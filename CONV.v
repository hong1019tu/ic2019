==> flow/design.v <==
`timescale 1ns/10ps
module  CONV(clk,reset,busy,ready,iaddr,idata,cwr,caddr_wr,cdata_wr,crd,caddr_rd,cdata_rd,csel);
input		clk;
input		reset;
output reg	busy;	
input		ready;	
output reg 	[11:0] iaddr;
input		[19:0]idata;	
output reg 	cwr;
output reg 	[11:0] caddr_wr;
output reg	[19:0] cdata_wr;
output reg 	crd;
output reg 	[11:0] caddr_rd;
input	 	[19:0] cdata_rd;
output reg 	[2:0]  csel;
reg [12:0]x,y,x1,y1;
reg signed [19:0]a,b;
reg signed [39:0]c;
reg  signed [39:0] test;
reg [2:0]state; 
reg [3:0]load;
reg mode;
always @(posedge clk or posedge reset) begin
	if(reset) begin
		busy <= 1'd0;
		iaddr <= 12'd0;
		caddr_wr <= 12'd0;
		cdata_wr <= 20'd0;
		caddr_rd <= 12'd0;
		crd <= 1'd0;
		cwr <= 1'd0;
		csel <= 3'd0;
		x <= -13'd1;
		y <= 13'd0;
		state <= 3'd2;
		load <= 4'd0;
		x1 <= 13'd0;
		y1 <= 13'd0;
		mode <= 1'd0;
		a <= 20'd0;
		b <= 20'd0;
		c <= 40'h013100000;
	end
		else begin
		if (mode == 1'd0) begin
			if (ready == 1'd1) begin
				busy <= 1'd1;
			end
			else if(ready == 1'd0 && busy == 1'd1) begin
				csel <= 3'd1; 
				case (state)
				3'd0 :begin 
					load <= load + 4'd1;
					if(x1 == 13'd0 && y1 == 13'd0)begin
						if(load == 4'd0)begin
							a <= 20'd0;
							b <= 20'd0;
						end
						else if (load == 4'd1) begin
							iaddr <= x1 + (y1 << 6);	
						end
						else if (load == 4'd2) begin
							iaddr <= (x1 + 13'd1) + (y1 << 6);
							a <= idata;
							b <= 20'hF8F71;
							c <= c + test;
						end
						else if (load == 4'd3) begin
							iaddr <= (x1 + 13'd0) + ((y1 + 13'd1) << 6);
							a <= idata;
							b <= 20'hF6E54;
							c <= c + test;
						end
						else if (load == 4'd4) begin
							iaddr <= (x1 + 13'd1) + ((y1 + 13'd1) << 6);
							a <= idata;
							b <= 20'hFC834;
							c <= c + test;
						end
						else if (load == 4'd5) begin
							a <= idata;
							b <= 20'hFAC19;
							c <= c + test;
						end
						else if (load == 4'd6) begin
							c <= c + test;
						end
						else if (load == 4'd7) begin
							if(c[39] == 1'd0)begin
								if(c[15] == 1'b1) begin
									c[35:15] <= (c[35:15] + 21'd1); 
								end
							end
							else c[35:15] <= 0;
						end
						else if(load == 4'd8)begin
							cwr <= 1'd1;
							cdata_wr <= c[35:16];
							caddr_wr <= x1 + (y1 << 6);
							load <= 4'd0;
							state <= 3'd2;
							c <= 40'h013100000;
						end
					end
					else if(x1 == 13'd63 && y1 == 13'd0)begin
						if(load == 4'd0)begin
							a <= 20'd0;
							b <= 20'd0;
						end
						else if (load == 4'd1) begin
							iaddr <= (x1 - 13'd1)+ (y1 << 6);
						end
						else if (load == 4'd2) begin
							iaddr <= (x1 + 13'd0) + (y1 << 6);
							a <= idata;
							b <= 20'h01004;
							c <= c + test;
						end
						else if (load == 4'd3) begin
							iaddr <= (x1 - 13'd1) + ((y1 + 13'd1) << 6);
							a <= idata;
							b <= 20'hF8F71;
							c <= c + test;
						end
						else if (load == 4'd4) begin
							iaddr <= (x1 + 13'd0) + ((y1 + 13'd1) << 6);
							a <= idata;
							b <= 20'hFA6D7;
							c <= c + test;
						end
						else if (load == 4'd5) begin
							a <= idata;
							b <= 20'hFC834;
							c <= c + test;
						end
						else if (load == 4'd6) begin
							c <= c + test;
						end
						else if (load == 4'd7) begin
							if(c[39] == 1'd0)begin
								if(c[15] == 1'b1) begin
									c[35:15] <= (c[35:15] + 21'd1); 
								end
							end
							else c[35:15] <= 0;
						end
						else if(load == 4'd8)begin
							cwr <= 1'd1;
							cdata_wr <= c[35:16];
							caddr_wr <= x1 + (y1 << 6);
							load <= 4'd0;
							state <= 3'd2;
							c <= 40'h013100000;
						end
					end
					else if(x1 == 13'd0 && y1 == 13'd63)begin
						if(load == 4'd0)begin
							a <= 20'd0;
							b <= 20'd0;
						end
						else if (load == 4'd1) begin
							iaddr <= x1 + ((y1 - 13'd1)<< 6);
						end
						else if (load == 4'd2) begin
							iaddr <= (x1 + 13'd1) + ((y1 - 13'd1) << 6);
							a <= idata;
							b <= 20'h092D5;
							c <= c + test;
						end
						else if (load == 4'd3) begin
							iaddr <= (x1 + 13'd0) + ((y1 + 13'd0) << 6);
							a <= idata;
							b <= 20'h06D43;
							c <= c + test;
						end
						else if (load == 4'd4) begin
							iaddr <= (x1 + 13'd1) + ((y1 + 13'd0) << 6);
							a <= idata;
							b <= 20'hF8F71;
							c <= c + test;
						end
						else if (load == 4'd5) begin
							a <= idata;
							b <= 20'hF6E54;
							c <= c + test;
						end
						else if (load == 4'd6) begin
							c <= c + test;
						end
						else if (load == 4'd7) begin
							if(c[39] == 1'd0)begin
								if(c[15] == 1'b1) begin
									c[35:15] <= (c[35:15] + 21'd1); 
								end
							end
							else c[35:15] <= 0;
						end
						else if(load == 4'd8)begin
							cwr <= 1'd1;
							cdata_wr <= c[35:16];
							caddr_wr <= x1 + (y1 << 6);
							load <= 4'd0;
							state <= 3'd2;
							c <= 40'h013100000;
						end
					end
					else if(x1 == 13'd63 && y1 == 13'd63)begin
						if(load == 4'd0)begin
							a <= 20'd0;
							b <= 20'd0;
						end
						else if (load == 4'd1) begin
							iaddr <= x1 - 13'd1 + ((y1 - 13'd1) << 6);
						end
						else if (load == 4'd2) begin
							iaddr <= (x1 + 13'd0) + ((y1 - 13'd1) << 6);
							a <= idata;
							b <= 20'h0A89E;
							c <= c + test;
						end
						else if (load == 4'd3) begin
							iaddr <= (x1 - 13'd1) + ((y1 + 13'd0) << 6);
							a <= idata;
							b <= 20'h092D5;
							c <= c + test;
						end
						else if (load == 4'd4) begin
							iaddr <= (x1 + 13'd0) + ((y1 + 13'd0) << 6);
							a <= idata;
							b <= 20'h01004;
							c <= c + test;
						end
						else if (load == 4'd5) begin
							a <= idata;
							b <= 20'hF8F71;
							c <= c + test;
						end
						else if (load == 4'd6) begin
							c <= c + test;
						end
						else if (load == 4'd7) begin
							if(c[39] == 1'd0)begin
								if(c[15] == 1'b1) begin
									c[35:15] <= (c[35:15] + 21'd1); 
								end
							end
							else c[35:15] <= 0;
						end
						else if(load == 4'd8)begin
							cwr <= 1'd1;
							cdata_wr <= c[35:16];
							caddr_wr <= x1 + (y1 << 6);
							load <= 4'd0;
							state <= 3'd2;
							c <= 40'h013100000;
						end
					end
					else if(y1 == 13'd0)begin
						if(load == 4'd0)begin
							a <= 20'd0;
							b <= 20'd0;
						end
						else if (load == 4'd1) begin
							iaddr <= x1 - 13'd1 + ((y1 + 13'd0) << 6);
						end
						else if (load == 4'd2) begin
							iaddr <= (x1 + 13'd0) + ((y1 + 13'd0) << 6);
							a <= idata;
							b <= 20'h01004;
							c <= c + test;
						end
						else if (load == 4'd3) begin
							iaddr <= (x1 + 13'd1) + ((y1 + 13'd0) << 6);
							a <= idata;
							b <= 20'hF8F71;
							c <= c + test;
						end
						else if (load == 4'd4) begin
							iaddr <= (x1 - 13'd1) + ((y1 + 13'd1) << 6);
							a <= idata;
							b <= 20'hF6E54;
							c <= c + test;
						end
						else if (load == 4'd5) begin
							iaddr <= (x1 + 13'd0) + ((y1 + 13'd1) << 6);
							a <= idata;
							b <= 20'hFA6D7;
							c <= c + test;
						end
						else if (load == 4'd6) begin
							iaddr <= (x1 + 13'd1) + ((y1 + 13'd1) << 6);
							a <= idata;
							b <= 20'hFC834;
							c <= c + test;
						end
						else if (load == 4'd7) begin
							a <= idata;
							b <= 20'hFAC19;
							c <= c + test;
						end
						else if (load == 4'd8) begin
							c <= c + test;
						end
						else if (load == 4'd9) begin
							if(c[39] == 1'd0)begin
								if(c[15] == 1'b1) begin
									c[35:15] <= (c[35:15] + 21'd1); 
								end
							end
							else c[35:15] <= 0;
						end
						else if(load == 4'd10)begin
							cwr <= 1'd1;
							cdata_wr <= c[35:16];
							caddr_wr <= x1 + (y1 << 6);
							load <= 4'd0;
							state <= 3'd2;
							c <= 40'h013100000;
						end
					end
					else if(x1 == 13'd63)begin 
						if(load == 4'd0)begin
							a <= 20'd0;
							b <= 20'd0;
						end
						else if (load == 4'd1) begin
							iaddr <= x1 - 13'd1 + ((y1 - 13'd1) << 6);
						end
						else if (load == 4'd2) begin
							iaddr <= (x1 + 13'd0) + ((y1 - 13'd1) << 6);
							a <= idata;
							b <= 20'h0A89E;
							c <= c + test;
						end
						else if (load == 4'd3) begin
							iaddr <= (x1 - 13'd1) + ((y1 + 13'd0) << 6);
							a <= idata;
							b <= 20'h092D5;
							c <= c + test;
						end
						else if (load == 4'd4) begin
							iaddr <= (x1 + 13'd0) + ((y1 + 13'd0) << 6);
							a <= idata;
							b <= 20'h01004;
							c <= c + test;
						end
						else if (load == 4'd5) begin
							iaddr <= (x1 - 13'd1) + ((y1 + 13'd1) << 6);
							a <= idata;
							b <= 20'hF8F71;
							c <= c + test;
						end
						else if (load == 4'd6) begin
							iaddr <= (x1 + 13'd0) + ((y1 + 13'd1) << 6);
							a <= idata;
							b <= 20'hFA6D7;
							c <= c + test;
						end
						else if (load == 4'd7) begin
							a <= idata;
							b <= 20'hFC834;
							c <= c + test;
						end
						else if (load == 4'd8) begin
							c <= c + test;
						end
						else if (load == 4'd9) begin
							if(c[39] == 1'd0)begin
								if(c[15] == 1'b1) begin
									c[35:15] <= (c[35:15] + 21'd1); 
								end
							end
							else c[35:15] <= 0;
						end
						else if(load == 4'd10)begin
							cwr <= 1'd1;
							cdata_wr <= c[35:16];
							caddr_wr <= x1 + (y1 << 6);
							load <= 4'd0;
							state <= 3'd2;
							c <= 40'h013100000;
						end
					end
					else if(y1 == 13'd63)begin  
						if(load == 4'd0)begin
							a <= 20'd0;
							b <= 20'd0;
						end
						else if (load == 4'd1) begin
							iaddr <= x1 - 13'd1 + ((y1 - 13'd1) << 6);
						end
						else if (load == 4'd2) begin
							iaddr <= (x1 + 13'd0) + ((y1 - 13'd1) << 6);
							a <= idata;
							b <= 20'h0A89E;
							c <= c + test;
						end
						else if (load == 4'd3) begin
							iaddr <= (x1 + 13'd1) + ((y1 - 13'd1) << 6);
							a <= idata;
							b <= 20'h092D5;
							c <= c + test;
						end
						else if (load == 4'd4) begin
							iaddr <= (x1 - 13'd1) + ((y1 + 13'd0) << 6);
							a <= idata;
							b <= 20'h06D43;
							c <= c + test;
						end
						else if (load == 4'd5) begin
							iaddr <= (x1 + 13'd0) + ((y1 + 13'd0) << 6);
							a <= idata;
							b <= 20'h01004;
							c <= c + test;
						end
						else if (load == 4'd6) begin
							iaddr <= (x1 + 13'd1) + ((y1 + 13'd0) << 6);
							a <= idata;
							b <= 20'hF8F71;
							c <= c + test;
						end
						else if (load == 4'd7) begin
							a <= idata;
							b <= 20'hF6E54;
							c <= c + test;
						end
						else if (load == 4'd8) begin
							c <= c + test;
						end
						else if (load == 4'd9) begin
							if(c[39] == 1'd0)begin
								if(c[15] == 1'b1) begin
									c[35:15] <= (c[35:15] + 21'd1); 
								end
							end
							else c[35:15] <= 0;
						end
						else if(load == 4'd10)begin
							cwr <= 1'd1;
							cdata_wr <= c[35:16];
							caddr_wr <= x1 + (y1 << 6);
							load <= 4'd0;
							state <= 3'd2;
							c <= 40'h013100000;
						end
					end
					else if(x1 == 13'd0)begin 
						if(load == 4'd0)begin
							a <= 20'd0;
							b <= 20'd0;
						end
						else if (load == 4'd1) begin
							iaddr <= x1 + 13'd0 + ((y1 - 13'd1) << 6);
						end
						else if (load == 4'd2) begin
							iaddr <= (x1 + 13'd1) + ((y1 - 13'd1) << 6);
							a <= idata;
							b <= 20'h092D5;
							c <= c + test;
						end
						else if (load == 4'd3) begin
							iaddr <= (x1 + 13'd0) + ((y1 + 13'd0) << 6);
							a <= idata;
							b <= 20'h06D43;
							c <= c + test;
						end
						else if (load == 4'd4) begin
							iaddr <= (x1 + 13'd1) + ((y1 + 13'd0) << 6);
							a <= idata;
							b <= 20'hF8F71;
							c <= c + test;
						end
						else if (load == 4'd5) begin
							iaddr <= (x1 + 13'd0) + ((y1 + 13'd1) << 6);
							a <= idata;
							b <= 20'hF6E54;
							c <= c + test;
						end
						else if (load == 4'd6) begin
							iaddr <= (x1 + 13'd1) + ((y1 + 13'd1) << 6);
							a <= idata;
							b <= 20'hFC834;
							c <= c + test;
						end
						else if (load == 4'd7) begin
							a <= idata;
							b <= 20'hFAC19;
							c <= c + test;
						end
						else if (load == 4'd8) begin
							c <= c + test;
						end
						else if (load == 4'd9) begin
							if(c[39] == 1'd0)begin
								if(c[15] == 1'b1) begin
									c[35:15] <= (c[35:15] + 21'd1); 
								end
							end
							else c[35:15] <= 0;
						end
						else if(load == 4'd10)begin
							cwr <= 1'd1;
							cdata_wr <= c[35:16];
							caddr_wr <= x1 + (y1 << 6);
							load <= 4'd0;
							state <= 3'd2;
							c <= 40'h013100000;
						end
					end
				end
				3'd1:begin 
					load <= load + 4'd1;
					if(load == 4'd0)begin
						iaddr <= (x1 - 13'd1) + ((y1 - 13'd1) << 6);
						a <= 20'd0;
						b <= 20'd0;
					end
					else if(load == 4'd1) begin
						iaddr <= (x1 + 13'd0) + ((y1 - 13'd1) << 6);
						a <= idata;
						b <= 20'h0A89E;
						c <= c + test;
					end
					else if(load == 4'd2) begin
						iaddr <= (x1 + 13'd1) + ((y1 - 13'd1) << 6);
						a <= idata;
						b <= 20'h092D5;
						c <= c + test;
					end
					else if(load == 4'd3) begin
						iaddr <= (x1 - 13'd1) + ((y1 + 13'd0) << 6);
						a <= idata;
						b <= 20'h06D43;
						c <= c + test;
					end
					else if(load == 4'd4) begin
						iaddr <= (x1 + 13'd0) + ((y1 + 13'd0) << 6);
						a <= idata;
						b <= 20'h01004;
						c <= c + test;
					end
					else if(load == 4'd5) begin
						iaddr <= (x1 + 13'd1) + ((y1 + 13'd0) << 6);
						a <= idata;
						b <= 20'hF8F71;
						c <= c + test;
					end
					else if(load == 4'd6) begin
						iaddr <= (x1 - 13'd1) + ((y1 + 13'd1) << 6);
						a <= idata;
						b <= 20'hF6E54;
						c <= c + test;
					end
					else if(load == 4'd7) begin
						iaddr <= (x1 + 13'd0) + ((y1 + 13'd1) << 6);
						a <= idata;
						b <= 20'hFA6D7;
						c <= c + test;
					end
					else if(load == 4'd8) begin
						iaddr <= (x1 + 13'd1) + ((y1 + 13'd1) << 6);
						a <= idata;
						b <= 20'hFC834;
						c <= c + test;
					end
					else if(load == 4'd9) begin
						a <= idata;
						b <= 20'hFAC19;
						c <= c + test;
					end
					else if (load == 4'd10) begin
						c <= c + test;
					end
					else if (load == 4'd11) begin
							if(c[39] == 1'd0)begin
								if(c[15] == 1'b1) begin
									c[35:15] <= (c[35:15] + 21'd1); 
								end
							end
							else c[35:15] <= 0;
						end
						else if(load == 4'd12)begin
							cwr <= 1'd1;
							cdata_wr <= c[35:16];
							caddr_wr <= x1 + (y1 << 6);
							load <= 4'd0;
							state <= 3'd2;
							c <= 40'h013100000;
						end
					end
				3'd2:begin 
					if (x == 13'd64 && y == 13'd63)begin	
						mode <= 1'd1;
						load <= -4'd1;
					end
					else if (y != 13'd63 && x == 13'd63) begin
						y <= y + 13'd1;
						x <= 13'd0;
					end
					else begin
						x <= x + 13'd1;
					end
						x1 <= x;
						y1 <= y;
						if(x == -13'd1)begin
							load <= 4'd0;
						end
						else if (x == 13'd0||x==13'd63||y==13'd0||y==13'd63) begin
							state <= 3'd0;
						end
						else 
							state <= 3'd1;
					end
				endcase
			end
		end
		else if(mode)begin
			case (state)
			3'd0:begin
				load <= load + 4'd1;
				if (load == -4'd1) begin
					y1[11:0] <= 12'd0;
					x1[11:0] <= -12'd2;
					y[11:0] <= 12'd0;
					x[11:0] <= 12'd0;	
				end
				else if(load == 4'd0)begin
					csel <= 3'd1;
					crd <= 1'd1;
					cwr <= 1'd0;
					caddr_rd <= (x[11:0]) + (y[11:0] << 6);
				end
				else if(load == 4'd1)begin
					caddr_rd <= (x[11:0]) + 12'd1 + (y[11:0] << 6 );
					a <= cdata_rd;
				end
				else if(load == 4'd2)begin
					caddr_rd <= x[11:0] + 12'd0 + ((y[11:0] + 12'd1) << 6 );
					a <= (a > cdata_rd)?a:cdata_rd;
				end
				else if(load == 4'd3)begin
					caddr_rd <= x[11:0] + 12'd1 + ((y[11:0] + 12'd1) << 6 );
					a <= (a > cdata_rd)?a:cdata_rd;
				end
				else if(load == 4'd4)begin
					a <= (a > cdata_rd)?a:cdata_rd;
				end
				else begin
					csel <= 3'd3;
					state <= 3'd1;
					cwr <= 1'd1;
					caddr_wr <= (x[11:0] >> 1) + (y[11:0] << 4);
					cdata_wr <= a;
					load <= 4'd0;
				end
			end
			default:begin
				if(x1[11:0] == 12'd64 && y1[11:0] == 12'd62)begin
					busy <= 1'd0;
				end
				else if (x1[11:0] == 12'd62 && y1[11:0] != 12'd62) begin
					x1[11:0] <= 12'd0;
					y1[11:0] <= y1[11:0] + 12'd2;
				end
				else begin
					x1[11:0] <= x1[11:0] + 12'd2;
				end
				x[11:0] <= x1[11:0];
				y[11:0] <= y1[11:0];
				if(x1[11:0] == -12'd2)begin
					load <= 4'd0;
				end
				else begin
					state <= 3'd0;
				end
			end
			endcase
		end
	end
end
always @(*) begin
	test = a * b;
end
endmodule
Tool chain data of CONV
What the tools print for CONV, step after step.
Line numbers count from 1 in the design file above.
Operators carry their Yosys type and port widths (W data, S select, Z words).
{"block": "setup", "top": "CONV", "clk_port": "clk", "cell_library": "sky130hd", "pvt_corner": "tt_025C_1v80"}

Elaborated design
Source: Yosys, flattened and elaborated, memories not mapped. Widths are those after wreduce. Registers that Yosys merges into a memory's read port (data or address) are not register bits. Print and check cells do not count. Equal cells are merged and count once.
{"block": "op_classes", "cmp": 1, "eq_ne": 95, "n_logic": 4, "n_reduce_logical": 45, "add_sub_neg": 27, "muxes": 629, "n_mul": 1}
{"block": "ops", "cell": "$mux W20", "count": 166}
{"block": "ops", "cell": "$mux W12", "count": 148}
{"block": "ops", "cell": "$mux W21", "count": 43}
{"block": "ops", "cell": "$mul A20 B20 Y40", "count": 1}
{"block": "ops", "cell": "$mux W15", "count": 41}
{"block": "ops", "cell": "$mux W4", "count": 95}
{"block": "ops", "cell": "$mux W3", "count": 63}
{"block": "ops", "cell": "$add A12 B12 Y12", "count": 13}
{"block": "ops", "cell": "$pmux W20 S2", "count": 3}
{"block": "ops", "cell": "$ne A3 B3 Y1 const B", "count": 26}
{"block": "ops", "cell": "$mux W1", "count": 62}
{"block": "ops", "cell": "$eq A13 B6 Y1 const B", "count": 4}
{"block": "ops", "cell": "$logic_not A13 Y1", "count": 4}
{"block": "ops", "cell": "$pmux W12 S2", "count": 2}
{"block": "ops", "cell": "$pmux W21 S2", "count": 1}
{"block": "ops", "cell": "$ne A10 B10 Y1 const B", "count": 4}
{"block": "ops", "cell": "$add A40 B40 Y40", "count": 1}
{"block": "ops", "cell": "$pmux W15 S2", "count": 1}
{"block": "ops", "cell": "$ne A2 B2 Y1 const B", "count": 14}
{"block": "ops", "cell": "$ne A7 B7 Y1 const B", "count": 4}
{"block": "ops", "cell": "$ne A9 B9 Y1 const B", "count": 3}
{"block": "ops", "cell": "$add A13 B1 Y13 const B", "count": 2}
{"block": "ops", "cell": "$reduce_and A13 Y1", "count": 2}
{"block": "ops", "cell": "$reduce_and A25 Y1", "count": 1}
{"block": "ops", "cell": "$add A12 B1 Y12 const B", "count": 2}
{"block": "ops", "cell": "$ne A12 B12 Y1 const B", "count": 2}
{"block": "ops", "cell": "$add A12 B2 Y12 const B", "count": 2}
{"block": "ops", "cell": "$eq A12 B6 Y1 const B", "count": 2}
Not listed: further kinds 47, cells in them 90.
{"block": "bits", "ff_bits": 202, "inputBits": 43, "output_inout_bits": 62}

Depth
Depth = most cells in a row (Yosys ltp): at word level without a register or memory, in the mapped netlist without a sequential cell, where the memories' decode and read muxes count.
{"block": "depth", "depth_word": 24, "abc_area": 0, "depth_mapped": 28}

Netlist
Source: synth_stat.txt of the flow (Yosys; design flattened, memories mapped). It holds for the ABC_AREA given above (unset counts as 0); a run with the other value may have another netlist.
{"block": "by_type", "cell_type": "sky130_fd_sc_hd__fa_1", "count": 481, "type_area_um2": 9.63E+03}
{"block": "by_type", "cell_type": "sky130_fd_sc_hd__dfrtp_1", "count": 183, "type_area_um2": 4.58E+03}
{"block": "by_type", "cell_type": "sky130_fd_sc_hd__ha_1", "count": 235, "type_area_um2": 2940.32}
{"block": "by_type", "cell_type": "sky130_fd_sc_hd__inv_1", "count": 713, "type_area_um2": 2.68E+03}
{"block": "by_type", "cell_type": "sky130_fd_sc_hd__nand2_1", "count": 526, "type_area_um2": 1.97E+03}
{"block": "by_type", "cell_type": "sky130_fd_sc_hd__o21ai_0", "count": 340, "type_area_um2": 1.7E+03}
{"block": "by_type", "cell_type": "sky130_fd_sc_hd__a21oi_1", "count": 314, "type_area_um2": 1.57E+03}
{"block": "by_type", "cell_type": "sky130_fd_sc_hd__xnor2_1", "count": 146, "type_area_um2": 1.28E+03}
{"block": "by_type", "cell_type": "sky130_fd_sc_hd__nor2_1", "count": 334, "type_area_um2": 1.25E+03}
{"block": "by_type", "cell_type": "sky130_fd_sc_hd__and2_1", "count": 196, "type_area_um2": 1.23E+03}
{"block": "by_type", "cell_type": "sky130_fd_sc_hd__clkbuf_1", "count": 280, "type_area_um2": 1.05E+03}
{"block": "by_type", "cell_type": "sky130_fd_sc_hd__a22oi_1", "count": 81, "type_area_um2": 608.083}
{"block": "by_type", "cell_type": "sky130_fd_sc_hd__dfstp_2", "count": 18, "type_area_um2": 472.954}
{"block": "by_type", "cell_type": "sky130_fd_sc_hd__o22ai_1", "count": 74, "type_area_um2": 462.944}
{"block": "by_type", "cell_type": "sky130_fd_sc_hd__a21o_1", "count": 57, "type_area_um2": 427.91}
{"block": "by_type", "cell_type": "sky130_fd_sc_hd__nand3_1", "count": 84, "type_area_um2": 420.403}
{"block": "by_type", "cell_type": "sky130_fd_sc_hd__a211oi_1", "count": 51, "type_area_um2": 382.867}
{"block": "by_type", "cell_type": "sky130_fd_sc_hd__xor2_1", "count": 39, "type_area_um2": 341.578}
Not listed: further types 79, cells in them 724.
{"block": "synth_totals", "seqArea_um2": 5052.3, "synth_area_um2": 38424.4, "mapped_cells": 4876, "flip_flops": 201}

Path before layout
OpenSTA on the mapped netlist: ideal clock, no wires. The path of least setup slack (recovery checks aside). Input and output delay are each 20% of the period. Register names are those of the netlist, which keeps one name where synthesis merged equal registers.
{"block": "synth_timing", "path_kind": "flip-flop to flip-flop", "from": "register a[19]", "to": "register c[30]", "t_required_ns": 7.179, "setup_slack_ns": -0.048, "arrival_time_ns": 7.227, "stages": 27, "tclk_ns": 7.3, "path_delay_ns": 7.348, "launch_ns": 0.000, "synth_period_reached_ns": 7.348}
"path_delay_ns" = arrival - input delay + setup time.
"stages": output pins that drive a net of the path, with the launching flip-flop's if there is one; two outputs of one cell count as two.
"synth_period_reached_ns" is the clock period less the worst setup slack; recovery checks do not enter. This is arithmetic on one report: input and output delays are still those of the set period (20% each).
The rows between start and end are the longest chain of elaborated cells between them; the timing report does not say that the signal goes this way. Where chains are equally long, one stands for them.
A line is the first line of the expression or statement that the cell stems from. Yosys adds cells for indexed reads and writes and turns some case tables into memories.
A register here has more assigning lines than the two given.
{"block": "synth_between", "cell_sequence": "sky130_fd_sc_hd__dfrtp_1 sky130_fd_sc_hd__clkbuf_1 sky130_fd_sc_hd__nand2_1 sky130_fd_sc_hd__inv_1 sky130_fd_sc_hd__fa_1 sky130_fd_sc_hd__fa_1 sky130_fd_sc_hd__inv_1 sky130_fd_sc_hd__fa_1 sky130_fd_sc_hd__inv_1 sky130_fd_sc_hd__fa_1 sky130_fd_sc_hd__fa_1 sky130_fd_sc_hd__fa_1 sky130_fd_sc_hd__inv_1 sky130_fd_sc_hd__fa_1 sky130_fd_sc_hd__inv_1 sky130_fd_sc_hd__ha_1 sky130_fd_sc_hd__and3_1 sky130_fd_sc_hd__buf_1 sky130_fd_sc_hd__and3_1 sky130_fd_sc_hd__nand4_1 sky130_fd_sc_hd__o2111ai_1 sky130_fd_sc_hd__a31o_2 sky130_fd_sc_hd__a21oi_1 sky130_fd_sc_hd__xnor2_1 sky130_fd_sc_hd__a221oi_1 sky130_fd_sc_hd__nor4_1 sky130_fd_sc_hd__o22a_1", "elab_chain_cells": 20}
{"block": "synth_lines", "element": "start: declaration", "line_no": 17, "text": "reg signed [19:0]a,b;"}
{"block": "synth_lines", "element": "start: assignment", "line_no": 64, "text": "a <= idata;"}
{"block": "synth_lines", "element": "start: assignment", "line_no": 70, "text": "a <= idata;"}
{"block": "synth_lines", "element": "$mul A20 B20 Y40", "line_no": 682, "text": "test = a * b;"}
{"block": "synth_lines", "element": "$add A40 B40 Y40", "line_no": 491, "text": "c <= c + test;"}
{"block": "synth_lines", "element": "$mux W21", "line_no": 490, "text": "else if (load == 4'd8) begin"}
{"block": "synth_lines", "element": "$mux W21", "line_no": 485, "text": "else if (load == 4'd7) begin"}
{"block": "synth_lines", "element": "$mux W21", "line_no": 479, "text": "else if (load == 4'd6) begin"}
{"block": "synth_lines", "element": "$mux W21", "line_no": 473, "text": "else if (load == 4'd5) begin"}
{"block": "synth_lines", "element": "$mux W21", "line_no": 467, "text": "else if (load == 4'd4) begin"}
{"block": "synth_lines", "element": "[6 not listed]"}
{"block": "synth_lines", "element": "$mux W21", "line_no": 321, "text": "else if(x1 == 13'd63)begin"}
{"block": "synth_lines", "element": "$mux W21", "line_no": 258, "text": "else if(y1 == 13'd0)begin"}
{"block": "synth_lines", "element": "$mux W21", "line_no": 207, "text": "else if(x1 == 13'd63 && y1 == 13'd63)begin"}
{"block": "synth_lines", "element": "$mux W21", "line_no": 156, "text": "else if(x1 == 13'd0 && y1 == 13'd63)begin"}
{"block": "synth_lines", "element": "$mux W21", "line_no": 105, "text": "else if(x1 == 13'd63 && y1 == 13'd0)begin"}
{"block": "synth_lines", "element": "$mux W21", "line_no": 54, "text": "if(x1 == 13'd0 && y1 == 13'd0)begin"}
{"block": "synth_lines", "element": "$pmux W21 S2", "line_no": 51, "text": "case (state)"}
{"block": "synth_lines", "element": "end: assignment", "line_no": 66, "text": "c <= c + test;"}
{"block": "synth_lines", "element": "end: assignment", "line_no": 72, "text": "c <= c + test;"}
{"block": "synth_lines", "element": "end: declaration", "line_no": 18, "text": "reg signed [39:0]c;"}

Path in the finished layout
Path of least setup slack in the final report of record 1 (OpenROAD, finished layout, wires in). Where an end is a register, its clock arrival counts in the times.
{"block": "layout_timing", "path_kind": "flip-flop to flip-flop", "from": "register b[5]", "to": "register c[30]", "arrival_time_ns": 8.19, "launch_ns": 0.59, "setup_slack_ns": 0.32, "t_required_ns": 8.51, "stages": 24, "tclk_ns": 7.97}
The rows between start and end are the longest chain of elaborated cells between them; the timing report does not say that the signal goes this way. Where chains are equally long, one stands for them.
A register here has more assigning lines than the two given.
{"block": "layout_between", "cell_sequence": "sky130_fd_sc_hd__dfrtp_1 sky130_fd_sc_hd__buf_4 sky130_fd_sc_hd__nand2_1 sky130_fd_sc_hd__fa_1 sky130_fd_sc_hd__fa_1 sky130_fd_sc_hd__fa_1 sky130_fd_sc_hd__inv_1 sky130_fd_sc_hd__fa_1 sky130_fd_sc_hd__fa_1 sky130_fd_sc_hd__fa_1 sky130_fd_sc_hd__inv_1 sky130_fd_sc_hd__fa_1 sky130_fd_sc_hd__inv_1 sky130_fd_sc_hd__ha_1 sky130_fd_sc_hd__a211oi_1 sky130_fd_sc_hd__o211ai_1 sky130_fd_sc_hd__a21oi_1 sky130_fd_sc_hd__o2111ai_1 sky130_fd_sc_hd__a31o_2 sky130_fd_sc_hd__a21oi_1 sky130_fd_sc_hd__xnor2_1 sky130_fd_sc_hd__a221oi_1 sky130_fd_sc_hd__nor4_1 sky130_fd_sc_hd__o22a_1", "elab_chain_cells": 20}
{"block": "layout_lines", "element": "start: declaration", "line_no": 17, "text": "reg signed [19:0]a,b;"}
{"block": "layout_lines", "element": "start: assignment", "line_no": 41, "text": "b <= 20'd0;"}
{"block": "layout_lines", "element": "start: assignment", "line_no": 57, "text": "b <= 20'd0;"}
{"block": "layout_lines", "element": "$mul A20 B20 Y40", "line_no": 682, "text": "test = a * b;"}
{"block": "layout_lines", "element": "$add A40 B40 Y40", "line_no": 491, "text": "c <= c + test;"}
{"block": "layout_lines", "element": "$mux W21", "line_no": 490, "text": "else if (load == 4'd8) begin"}
{"block": "layout_lines", "element": "$mux W21", "line_no": 485, "text": "else if (load == 4'd7) begin"}
{"block": "layout_lines", "element": "$mux W21", "line_no": 479, "text": "else if (load == 4'd6) begin"}
{"block": "layout_lines", "element": "$mux W21", "line_no": 473, "text": "else if (load == 4'd5) begin"}
{"block": "layout_lines", "element": "$mux W21", "line_no": 467, "text": "else if (load == 4'd4) begin"}
{"block": "layout_lines", "element": "[6 not listed]"}
{"block": "layout_lines", "element": "$mux W21", "line_no": 321, "text": "else if(x1 == 13'd63)begin"}
{"block": "layout_lines", "element": "$mux W21", "line_no": 258, "text": "else if(y1 == 13'd0)begin"}
{"block": "layout_lines", "element": "$mux W21", "line_no": 207, "text": "else if(x1 == 13'd63 && y1 == 13'd63)begin"}
{"block": "layout_lines", "element": "$mux W21", "line_no": 156, "text": "else if(x1 == 13'd0 && y1 == 13'd63)begin"}
{"block": "layout_lines", "element": "$mux W21", "line_no": 105, "text": "else if(x1 == 13'd63 && y1 == 13'd0)begin"}
{"block": "layout_lines", "element": "$mux W21", "line_no": 54, "text": "if(x1 == 13'd0 && y1 == 13'd0)begin"}
{"block": "layout_lines", "element": "$pmux W21 S2", "line_no": 51, "text": "case (state)"}
{"block": "layout_lines", "element": "end: assignment", "line_no": 66, "text": "c <= c + test;"}
{"block": "layout_lines", "element": "end: assignment", "line_no": 72, "text": "c <= c + test;"}
{"block": "layout_lines", "element": "end: declaration", "line_no": 18, "text": "reg signed [39:0]c;"}

Lab notebook: CONV

Measured data: module CONV, platform sky130hd, 2 stored runs of the flow under differing settings, order arbitrary. Input and output delays are each 20% of the period that was set; the output load is 0.01 pF.
By "achievedPeriod_ns" is meant the clock period of the run minus its worst setup slack. This is arithmetic on one report: input and output delays are still those of the set period (20% each).
"worst_setup_path_time_ns" = time allowed to the worst setup path (clock period - input delay - output delay, where it has them) - its slack; a late launch clock adds to it, a late capture clock takes from it.
"power_total_uw" is the tool's figure for a default switching activity; nothing was simulated.

{"run": "record 1", "settings": { "period_ns": 7.97, "CORE_UTILIZATION": 63, "CAP_MARGIN": 20, "CORE_MARGIN": 2, "SLEW_MARGIN": 20 }, "results": { "power_total_uw": 2902, "fin_tns_ns": 0.000, "final_util_pct": 68.1, "synthesis_area_um2": 38424.4, "ws_setup_ns": 0.319, "cell_area_final_um2": 41128.2, "hold_worst_slack_ns": 0.468, "total_die_area_um2": 62983.4, "achievedPeriod_ns": 7.651, "worst_setup_path_time_ns": 7.65, "worst_setup_path_type": "flip-flop to flip-flop" }}
{"run": "record 2", "settings": { "period_ns": 6.13, "CORE_UTILIZATION": 55, "SETUP_SLACK_MARGIN": 0.88, "PLACE_DENSITY_LB_ADDON": 0.02, "CORE_MARGIN": 3, "TNS_END_PERCENT": 10, "GPL_TIMING_DRIVEN": 1, "CTS_CLUSTER_SIZE": 30, "CAP_MARGIN": 20, "SLEW_MARGIN": 20 }, "results": { "power_total_uw": 3853, "fin_tns_ns": -12.127, "final_util_pct": 64.4, "synthesis_area_um2": 38424.4, "ws_setup_ns": -0.693, "cell_area_final_um2": 44405.1, "hold_worst_slack_ns": 0.469, "total_die_area_um2": 73070.2, "achievedPeriod_ns": 6.823, "worst_setup_path_time_ns": 6.82, "worst_setup_path_type": "flip-flop to flip-flop" }}
